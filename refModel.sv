==> flow/design.v <==
module refModel (
    output logic [31:0] o_tdata1,
    output logic [31:0] o_tdata2,
    output logic        o_tvalid,
    input  logic        o_tready,  
    input  logic        reset,
    input  logic        sClk,  
    input  logic [63:0] vita_time,
    input  logic [63:0] vita_time_trigger,
    input  logic [31:0] len_PRI,
    input  logic [31:0] duration_wave,
    input  logic [2:0]  type_wave,  
    input  logic        sRun
);
    typedef enum logic [1:0] {  
        WAIT_FOR_PARAM,
        WAVE_GEN
    } state_t;
    state_t state;  
    logic [2:0] i;  
    int sampleCounter;
    logic waveDone;  
    logic [2:0] typeWave;
    logic [31:0] lenPRI;
    logic [31:0] durationWave;
    int bw = 100000;   
    int f_tone = 10000;   
    logic [31:0] data1;   
    logic [31:0] data2;   
    always_ff @(posedge sClk) begin
        if (reset) begin
            state <= WAIT_FOR_PARAM;
        end else begin
            case(state)
                WAIT_FOR_PARAM: begin
                    if (sRun) begin
                        state <= WAVE_GEN;
                    end else begin
                        state <= WAIT_FOR_PARAM;
                    end
                end
                WAVE_GEN: begin
                    if (!sRun || waveDone) begin  
                        state <= WAIT_FOR_PARAM;
                    end else begin
                        state <= WAVE_GEN;  
                    end
                end
                default: state <= WAIT_FOR_PARAM;  
            endcase
        end
    end
    always_ff @(posedge sClk) begin
        if (reset) begin
            o_tdata1 <= 0;
            o_tdata2 <= 0;
            o_tvalid <= 0;
            i <= 0;
            waveDone <= 0;
        end else begin
            o_tdata1 <= o_tdata1;  
            o_tdata2 <= o_tdata2;
            o_tvalid <= 0;  
            case(state)
                WAIT_FOR_PARAM: begin
                    i <= 0;  
                    waveDone <= 0;  
                    sampleCounter<=0;
                    if(sRun) begin  
                        typeWave<=type_wave;
                        lenPRI<=len_PRI;
                        durationWave<=duration_wave;
                    end
                end
                WAVE_GEN: begin
                    if (!waveDone) begin  
                        if (o_tready) begin
                            i++;
                            if(i>=2) begin  
                                sampleCounter++;
                                if(typeWave==0) begin  
                                end else if(typeWave==1) begin  
                                end else begin  
                                end
                                if(sampleCounter<=durationWave) begin  
                                    o_tdata1 <= data1;
                                    o_tdata2 <= data2;
                                    o_tvalid <= 1;
                                end else begin  
                                    o_tdata1 <= 0;
                                    o_tdata2 <= 0;
                                    o_tvalid <= 1;
                                end
                                if (sampleCounter >= lenPRI - 1) begin
                                    waveDone <= 1;
                                end
                            end
                        end
                    end else begin  
                        o_tvalid <= 0;  
                        i <= 0;  
                    end
                end
            endcase
        end
    end
endmodule
Step by step through the tools: refModel
What the tools print for refModel, step after step.
Lines are those of the file above, counted from 1.
Cell names lack the library's common part.
{ "design": {"design": "refModel", "clock_port": "sClk", "library": "sky130hd", "corner": "tt_025C_1v80"} }

Word-level counts
Source: Yosys, flattened and elaborated, memories not mapped. Widths are those after wreduce. Registers that Yosys merges into a memory's read port (data or address) are not register bits. Print and check cells do not count. Equal cells are merged and count once.
{ "bits": {"regBits": 167, "in_bits": 199, "output_inout_bits": 65, "wordCells": 51} }
{ "op_classes": {"addsub": 3, "compare": 3, "eq_ne": 5, "mux": 18, "logic": 4, "reduce_and_logical": 9} }
{ "ops": {"columns": ["op", "count"], "rows": [
  ["2-to-1 mux 32 bit", 5],
  ["case mux 32 bit (select 2 bit)", 1],
  ["subtractor 32 x 1 -> 32 bit (second input constant)", 1],
  ["adder 32 x 2 -> 32 bit (second input constant)", 1],
  [">= comparator 32 bit", 1],
  ["<= comparator 32 bit", 1],
  ["2-to-1 mux 1 bit", 7],
  ["!= test 2 bit (second input constant)", 3],
  ["case mux 3 bit (select 2 bit)", 1],
  ["2-to-1 mux 3 bit", 2],
  ["AND reduction 5 bit", 1],
  ["inverter 1 bit", 4],
  ["AND reduction 4 bit", 1],
  ["OR reduction 4 bit", 1],
  ["case mux 2 bit (select 2 bit)", 1],
  ["adder 3 x 1 -> 3 bit (second input constant)", 1],
  [">= comparator 3 x 2 -> 1 bit (second input constant)", 1],
  ["!= test 3 bit (second input constant)", 1],
  ["AND reduction 3 bit", 1],
  ["== test 2 x 1 -> 1 bit (second input constant)", 1],
  ["logical NOT 2 bit", 1],
  ["AND reduction 2 bit", 1],
  ["nonzero test 2 bit", 1],
  ["case mux 1 bit (select 2 bit)", 1],
  ["logical OR 1 bit", 1],
  ["logical NOT 1 bit", 1]
]} }

Longest topological paths
Yosys ltp: most cells in a row. Word level: on the elaborated netlist, between registers, memories and ports. Mapped: between sequential cells and ports; inverters and the memories' decode and read muxes count.
{ "depth": {"ltp_word": 7, "ABC_AREA": 0, "mapped_depth": 13, "ltp_nobuf": 13} }

Synthesis result
Source: synth_stat.txt of the flow (Yosys; design flattened, memories mapped). It holds for the ABC_AREA given above (unset counts as 0); a run with the other value may have another netlist.
{ "by_type": {"columns": ["cell", "count", "area_total_um2"], "rows": [
  ["edfxtp_1", 64, 1.92E+03],
  ["buf_4", 64, 480.461],
  ["ha_1", 36, 450.432],
  ["xor2_1", 31, 271.51],
  ["xnor2_1", 30, 262.752],
  ["and2_1", 32, 200.192],
  ["dfxtp_1", 7, 140.134],
  ["nand2_1", 27, 101.347],
  ["nor2_1", 24, 90.086],
  ["nor4_1", 14, 87.584],
  ["nand3_1", 17, 85.082],
  ["nand4_1", 13, 81.328],
  ["nor3_1", 15, 75.072],
  ["and4_1", 7, 61.309],
  ["a21oi_1", 12, 60.058],
  ["and3_1", 6, 37.536],
  ["nor3_4", 2, 32.531],
  ["a2111oi_0", 3, 26.275]
]} }
Not listed: further types 27, cells in them 55.
{ "synth_totals": {"stdcells": 459, "yosys_area_um2": 4827.1, "ffs": 71} }

Timing after synthesis
OpenSTA on the mapped netlist: ideal clock, no wires. The path of least setup slack (recovery checks aside). Input and output delay are each 20% of the period. Register names are those of the netlist, which keeps one name where synthesis merged equal registers.
{ "synth_path": {"path_kind": "in2reg", "startpoint": "in reset", "endpoint": "reg lenPRI[0]", "period_ns": 8.2, "in_delay_ns": 1.640, "setup_ns": 0.468, "arrival_time_ns": 4.239, "t_required_ns": 7.732, "slack_ns": 3.493, "path_delay_ns": 3.067, "path_stages": 2, "n_path_buf": 1, "period_less_setup_slack_ns": 4.707} }
"path_delay_ns" = arrival - input delay + setup time.
"path_stages": output pins that drive a net of the path, with the launching flip-flop's if there is one; two outputs of one cell count as two.
"period_less_setup_slack_ns" is the clock period less the worst setup slack; recovery checks do not enter. This is arithmetic on one report: input and output delays are still those of the set period (20% each).
Between the ends stands the longest chain of elaborated cells between them, by number of cells; it is not shown to be the way that was timed. Of several equally long chains one is given.
Each line given opens the expression or statement behind the cell; cells for indexed reads and writes are added by Yosys, which also makes memories of some case tables.
{ "synth_via": {"cell_sequence": "clkbuf_1 nor3b_1", "elab_chain_len": 2, "cone_cells": 2, "lines_between": 0, "classes_between": "logic: 1; reduce/logical: 1"} }
{ "synth_lines": {"columns": ["element", "line", "rtl"], "rows": [
  ["from (decl)", 6, "input  logic        reset,"],
  ["inverter 1 bit", null, null],
  ["AND reduction 3 bit", null, null],
  ["to (assign)", 71, "lenPRI<=len_PRI;"],
  ["to (decl)", 24, "logic [31:0] lenPRI;"]
]} }

Worst path after layout
From the final timing report of flow run A: the path of least setup slack in the routed layout; clock arrival at registers is part of the times.
{ "layout_path": {"path_kind": "reg2reg", "startpoint": "reg lenPRI[15]", "endpoint": "reg waveDone", "period_ns": 3.43, "setup_ns": 0.10, "arrival_time_ns": 3.59, "t_required_ns": 3.66, "slack_ns": 0.07, "path_stages": 12, "n_path_buf": 0} }
Between the ends stands the longest chain of elaborated cells between them, by number of cells; it is not shown to be the way that was timed. Of several equally long chains one is given.
At most two assigning lines are given for a register; there are more.
{ "layout_via": {"cell_sequence": "edfxtp_1 or4_4 or4b_4 nor3_4 nand3_2 xor2_2 ha_4 nand3_1 a21boi_2 a211oi_2 and3_1 a2111oi_2", "elab_chain_len": 7, "cone_cells": 7, "lines_between": 5, "classes_between": "add/sub: 1; compare: 1; mux: 5"} }
{ "layout_lines": {"columns": ["element", "line", "rtl"], "rows": [
  ["from (decl)", 24, "logic [31:0] lenPRI;"],
  ["from (assign)", 71, "lenPRI<=len_PRI;"],
  ["subtractor 32 x 1 -> 32 bit", 94, "if (sampleCounter >= lenPRI - 1) begin"],
  [">= comparator 32 bit", 94, null],
  ["2-to-1 mux 1 bit", 94, null],
  ["2-to-1 mux 1 bit", 79, "if(i>=2) begin"],
  ["2-to-1 mux 1 bit", 77, "if (o_tready) begin"],
  ["2-to-1 mux 1 bit", 76, "if (!waveDone) begin"],
  ["case mux 1 bit (select 2 bit)", 64, "case(state)"],
  ["to (assign)", 59, "waveDone <= 0;"],
  ["to (assign)", 67, "waveDone <= 0;"],
  ["to (decl)", 22, "logic waveDone;"]
]} }

Add stored flow runs of refModel

Record of 2 stored runs of the RTL-to-layout flow on refModel, platform sky130hd. The runs are unordered. Constraints: input delay and output delay 20% of the set period each, output load 0.01 pF.
"achieved clock period (ns)" = clock period - worst setup slack. The figure is calculated, with input and output delays left at 20% of the set period.
"worst setup path time (ns)" means the part of the period allowed to the worst setup path (the constraints hold back 20% at inputs and 20% at outputs) less its slack; where the path has registers, the arrival times of their clocks count too.
"finish__power__total": no workload was simulated; the value follows from the tool's default switching activity.

settings of flow run A
{
  "period_ns": 3.43,
  "CORE_UTILIZATION": 34,
  "SETUP_SLACK_MARGIN": -0.01,
  "PLACE_DENSITY": 0.5,
  "CORE_MARGIN": 4,
  "GPL_TIMING_DRIVEN": 0,
  "CTS_CLUSTER_SIZE": 29,
  "MIN_ROUTING_LAYER": "met2",
  "CAP_MARGIN": 20,
  "SLEW_MARGIN": 20
}
report of flow run A
yosys chip area after synthesis (um^2): 4827.1
finish__design__die__area: 16168.4
finish__design__instance__area__stdcell: 6177.2
finish__design__instance__utilization: 0.4450
finish__timing__setup__ws: 0.069
finish__timing__setup__tns: 0.000
finish__timing__hold__ws: 0.555
finish__power__total: 2.242e-03
achieved clock period (ns): 3.361
worst setup path time (ns): 3.36
worst setup path kind: reg2reg

settings of flow run B
{
  "period_ns": 3.53,
  "CORE_UTILIZATION": 47,
  "PLACE_DENSITY_LB_ADDON": 0.09,
  "GPL_TIMING_DRIVEN": 0,
  "GPL_ROUTABILITY_DRIVEN": 0,
  "CAP_MARGIN": 40,
  "MAX_ROUTING_LAYER": "met5",
  "CORE_MARGIN": 2,
  "SLEW_MARGIN": 20
}
report of flow run B
yosys chip area after synthesis (um^2): 4827.1
finish__design__die__area: 11097.6
finish__design__instance__area__stdcell: 5982.0
finish__design__instance__utilization: 0.6064
finish__timing__setup__ws: 0.140
finish__timing__setup__tns: 0.000
finish__timing__hold__ws: 0.529
finish__power__total: 1.892e-03
achieved clock period (ns): 3.390
worst setup path time (ns): 3.39
worst setup path kind: reg2reg
